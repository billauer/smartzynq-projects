==> flow/design.v <==
module servo_pwm
  (
   input clk,
   input rst,
   output reg pwm_signal,
   input [7:0] pwm_width
  );
   reg [9:0]  enable_count;
   reg 	      enable;
   reg [10:0] pwm_count;
   reg [8:0]  threshold;
   always @(posedge clk)
     begin
	if (enable_count == 999)
	  begin
	     enable_count <= 0;
	     enable <= 1;
	  end
	else
	  begin
	     enable_count <= enable_count + 1;
	     enable <= 0;
	  end
	threshold <= pwm_width + 50;  
	if (enable)
	  begin
	     if (pwm_count == 1999)
	       pwm_count <= 0;
	     else
	       pwm_count <= pwm_count + 1;
	     pwm_signal <= (pwm_count < threshold);
	  end
	if (rst)
	  begin
	     enable_count <= 0;
	     pwm_count <= 0;
	     pwm_signal <= 0;
	  end
     end
endmodule
Step by step through the tools: servo_pwm
The steps from the RTL of servo_pwm to its reports follow in flow order.
Line numbers count from 1 in the design file above.
Library cell names are shortened.
{"block": "inputs", "design": "servo_pwm", "clock_port": "clk", "library": "sky130hd", "pvt_corner": "tt_025C_1v80"}

Elaborated design
Source: Yosys, flattened and elaborated, memories not mapped. Widths are those after wreduce. Registers that Yosys merges into a memory's read port (data or address) are not register bits. Print and check cells do not count. Equal cells are merged and count once.
{"block": "op_classes", "add_sub_neg": 3, "n_mul": 0, "n_div": 0, "cmp": 1, "n_eq": 2, "shift": 0, "n_mux": 2, "n_logic": 0, "reduce_and_logical": 1}
{"block": "ops", "cell": "11-bit by 1-bit adder with 11-bit output (second input constant)", "count": 1}
{"block": "ops", "cell": "11-bit == test (second input constant)", "count": 1}
{"block": "ops", "cell": "11-bit by 9-bit < comparator with 1-bit output", "count": 1}
{"block": "ops", "cell": "11-bit 2-to-1 mux", "count": 1}
{"block": "ops", "cell": "10-bit by 1-bit adder with 10-bit output (second input constant)", "count": 1}
{"block": "ops", "cell": "10-bit == test (second input constant)", "count": 1}
{"block": "ops", "cell": "8-bit by 6-bit adder with 9-bit output (second input constant)", "count": 1}
{"block": "ops", "cell": "2-bit OR reduction", "count": 1}
{"block": "ops", "cell": "1-bit 2-to-1 mux", "count": 1}
{"block": "word_totals", "reg_bits": 32, "latchBits": 0, "ramBits": 0, "mem_bits_ro": 0, "clocked_rd_ports_x_width": 0, "memories": 0, "wordCells": 14}

Depth
Longest topological path by Yosys (ltp), each cell counted once; first at word level (registers and memories cut), then after technology mapping (sequential cells cut; the memories' decode and read muxes count).
{"block": "logic_depth", "depth_word": 2, "ABC_AREA": 1, "mapped_depth": 9}

Synthesis result
Yosys stat after the flow's synthesis: flattened, memories mapped to cells. It holds for the ABC_AREA given above (unset counts as 0); a run with the other value may have another netlist.
Totals and module areas in this step are rounded.
{"block": "types", "type": "dfxtp_1", "count": 32, "type_area_um2": 640.614}
{"block": "types", "type": "nand2_1", "count": 50, "type_area_um2": 187.68}
{"block": "types", "type": "inv_1", "count": 39, "type_area_um2": 146.39}
{"block": "types", "type": "ha_1", "count": 11, "type_area_um2": 137.632}
{"block": "types", "type": "nor2_1", "count": 31, "type_area_um2": 116.362}
{"block": "types", "type": "xor2_1", "count": 6, "type_area_um2": 52.55}
{"block": "types", "type": "a21oi_1", "count": 10, "type_area_um2": 50.048}
{"block": "types", "type": "nand3_1", "count": 10, "type_area_um2": 50.048}
{"block": "types", "type": "nor3_1", "count": 7, "type_area_um2": 35.034}
{"block": "types", "type": "nand4_1", "count": 5, "type_area_um2": 31.28}
{"block": "types", "type": "nand3_2", "count": 2, "type_area_um2": 20.019}
{"block": "types", "type": "o21ai_0", "count": 4, "type_area_um2": 20.019}
{"block": "types", "type": "nor3_4", "count": 1, "type_area_um2": 16.266}
{"block": "types", "type": "nor3b_1", "count": 2, "type_area_um2": 15.014}
{"block": "types", "type": "o21ai_2", "count": 1, "type_area_um2": 8.758}
{"block": "types", "type": "nand3b_1", "count": 1, "type_area_um2": 7.507}
{"block": "types", "type": "a31oi_1", "count": 1, "type_area_um2": 6.256}
{"block": "types", "type": "nand2_2", "count": 1, "type_area_um2": 6.256}
Not listed: further types 4, cells in them 4.
{"block": "synth_totals", "stdcells": 218, "area_um2": 1600, "seq_area_um2": 640, "ff_cells": 32, "n_buf": 1}

Timing after synthesis
Source: OpenSTA report_checks on the synthesized netlist (no wires, ideal clock, input and output delay 20% of the period each), path of least setup slack; recovery checks are left aside. Register names are those of the netlist, which keeps one name where synthesis merged equal registers.
{"block": "synth_path", "path_type": "reg2reg", "from": "register enable_count[0]", "to": "register enable_count[9]", "tclk_ps": 1340, "setup_time_ps": 128, "t_first_pin_ps": 0, "arrival_time_ps": 1106, "path_slack_ps": 105, "delay_ps": 1234, "driving_pins": 7, "n_path_buf": 0, "period_less_setup_slack_ps": 1235}
"delay_ps" is the arrival time less input delay plus setup time.
"driving_pins" counts driving pins, that of a launching flip-flop among them; a cell with two outputs on the path counts twice.
"period_less_setup_slack_ps" is the clock period less the worst setup slack; recovery checks do not enter. This is arithmetic on one report: input and output delays are still those of the set period (20% each).
Between the ends stands the longest chain of elaborated cells between them, by number of cells; it is not shown to be the way that was timed. Of several equally long chains one is given.
Each line given opens the expression or statement behind the cell; cells for indexed reads and writes are added by Yosys, which also makes memories of some case tables.
A register here has more assigning lines than the two given.
{"block": "synth_between", "path_cell_list": "dfxtp_1 ha_1 nand2_1 inv_1 nand4_1 o21ai_2 nor2_1", "elab_chain_len": 2}
{"block": "synth_lines", "item": "start: declaration", "line": 8, "source": "reg [9:0]  enable_count;"}
{"block": "synth_lines", "item": "start: assignment", "line": 16, "source": "enable_count <= 0;"}
{"block": "synth_lines", "item": "start: assignment", "line": 21, "source": "enable_count <= enable_count + 1;"}
{"block": "synth_lines", "item": "10-bit == test", "line": 14, "source": "if (enable_count == 999)"}
{"block": "synth_lines", "item": "2-bit OR reduction"}
{"block": "synth_lines", "item": "end: assignment", "line": 16}
{"block": "synth_lines", "item": "end: assignment", "line": 21}
{"block": "synth_lines", "item": "end: declaration", "line": 8}

Worst path after layout
Path of least setup slack in the final report of flow run 1 (OpenROAD, finished layout, wires in). Where an end is a register, its clock arrival counts in the times.
The path's times are printed in steps of 10 ps; the period is the one set.
{"block": "layout_path", "path_type": "reg2reg", "from": "register enable_count[0]", "to": "register enable_count[2]", "tclk_ps": 975, "setup_time_ps": 110, "t_first_pin_ps": 280, "arrival_time_ps": 1480, "path_slack_ps": -330, "driving_pins": 7, "n_path_buf": 0}
Between the ends stands the longest chain of elaborated cells between them, by number of cells; it is not shown to be the way that was timed. Of several equally long chains one is given.
A register here has more assigning lines than the two given.
{"block": "layout_between", "path_cell_list": "dfxtp_2 ha_4 nand2_4 inv_2 nand4_1 o21ai_4 nor3_1", "elab_chain_len": 2}
{"block": "layout_lines", "item": "start: declaration", "line": 8, "source": "reg [9:0]  enable_count;"}
{"block": "layout_lines", "item": "start: assignment", "line": 16, "source": "enable_count <= 0;"}
{"block": "layout_lines", "item": "start: assignment", "line": 21, "source": "enable_count <= enable_count + 1;"}
{"block": "layout_lines", "item": "10-bit == test", "line": 14, "source": "if (enable_count == 999)"}
{"block": "layout_lines", "item": "2-bit OR reduction"}
{"block": "layout_lines", "item": "end: assignment", "line": 16}
{"block": "layout_lines", "item": "end: assignment", "line": 21}
{"block": "layout_lines", "item": "end: declaration", "line": 8}

Subject: servo_pwm on sky130hd, stored results

Hello all,

Design servo_pwm on sky130hd. What follows are 2 stored runs of the flow, each under its own settings; their order means nothing. The constraints put input and output delay at 20% of the set period each and load the outputs with 0.01 pF.
By "timing.achieved_period_ps" is meant the clock period of the run minus its worst setup slack. This is arithmetic on one report: input and output delays are still those of the set period (20% each).
"worstPathTime_ps": the worst setup path's part of the clock period (all of it between registers, 20% less for each end at a port) less its slack. A launch clock that arrives late makes it longer, a capture clock that arrives late makes it shorter.
"fin_power_uw" rests on the timing tool's default activity at the inputs, not on a simulated workload.
"worstPathTime_ps" is given in steps of 10 ps.
Results are given in rounded form.

{"run": "flow run 1", "settings": { "period_ns": 0.975, "CORE_UTILIZATION": 29, "SETUP_SLACK_MARGIN": 0.09, "PLACE_DENSITY_LB_ADDON": 0.14, "ABC_AREA": 1, "GPL_TIMING_DRIVEN": 1, "MAX_ROUTING_LAYER": "met4", "CAP_MARGIN": 20, "CORE_MARGIN": 2, "SLEW_MARGIN": 20 }, "results": { "worstPathTime_ps": 1300, "critical_path_kind": "reg2reg", "layout_utilization_pct": 46, "fin_power_uw": 2900, "timing.achieved_period_ps": 1305, "fin_ws_ps": -330, "die_area_um2": 6000, "timing.setup.tns_ps": -5900, "post_synth_area_um2": 1600, "timing.hold.ws_ps": 250 }}
{"run": "flow run 2", "settings": { "period_ns": 0.929, "CORE_UTILIZATION": 47, "SETUP_SLACK_MARGIN": 0.16, "PLACE_DENSITY": 0.51, "CORE_MARGIN": 7, "TNS_END_PERCENT": 55, "GPL_ROUTABILITY_DRIVEN": 0, "CTS_CLUSTER_SIZE": 55, "CTS_CLUSTER_DIAMETER": 206, "CAP_MARGIN": 30, "SLEW_MARGIN": 40, "MIN_ROUTING_LAYER": "met2" }, "results": { "worstPathTime_ps": 1370, "critical_path_kind": "reg2reg", "layout_utilization_pct": 70, "fin_power_uw": 2500, "timing.achieved_period_ps": 1365, "fin_ws_ps": -440, "die_area_um2": 4900, "timing.setup.tns_ps": -6200, "post_synth_area_um2": 1500, "timing.hold.ws_ps": 130 }}

Thanks
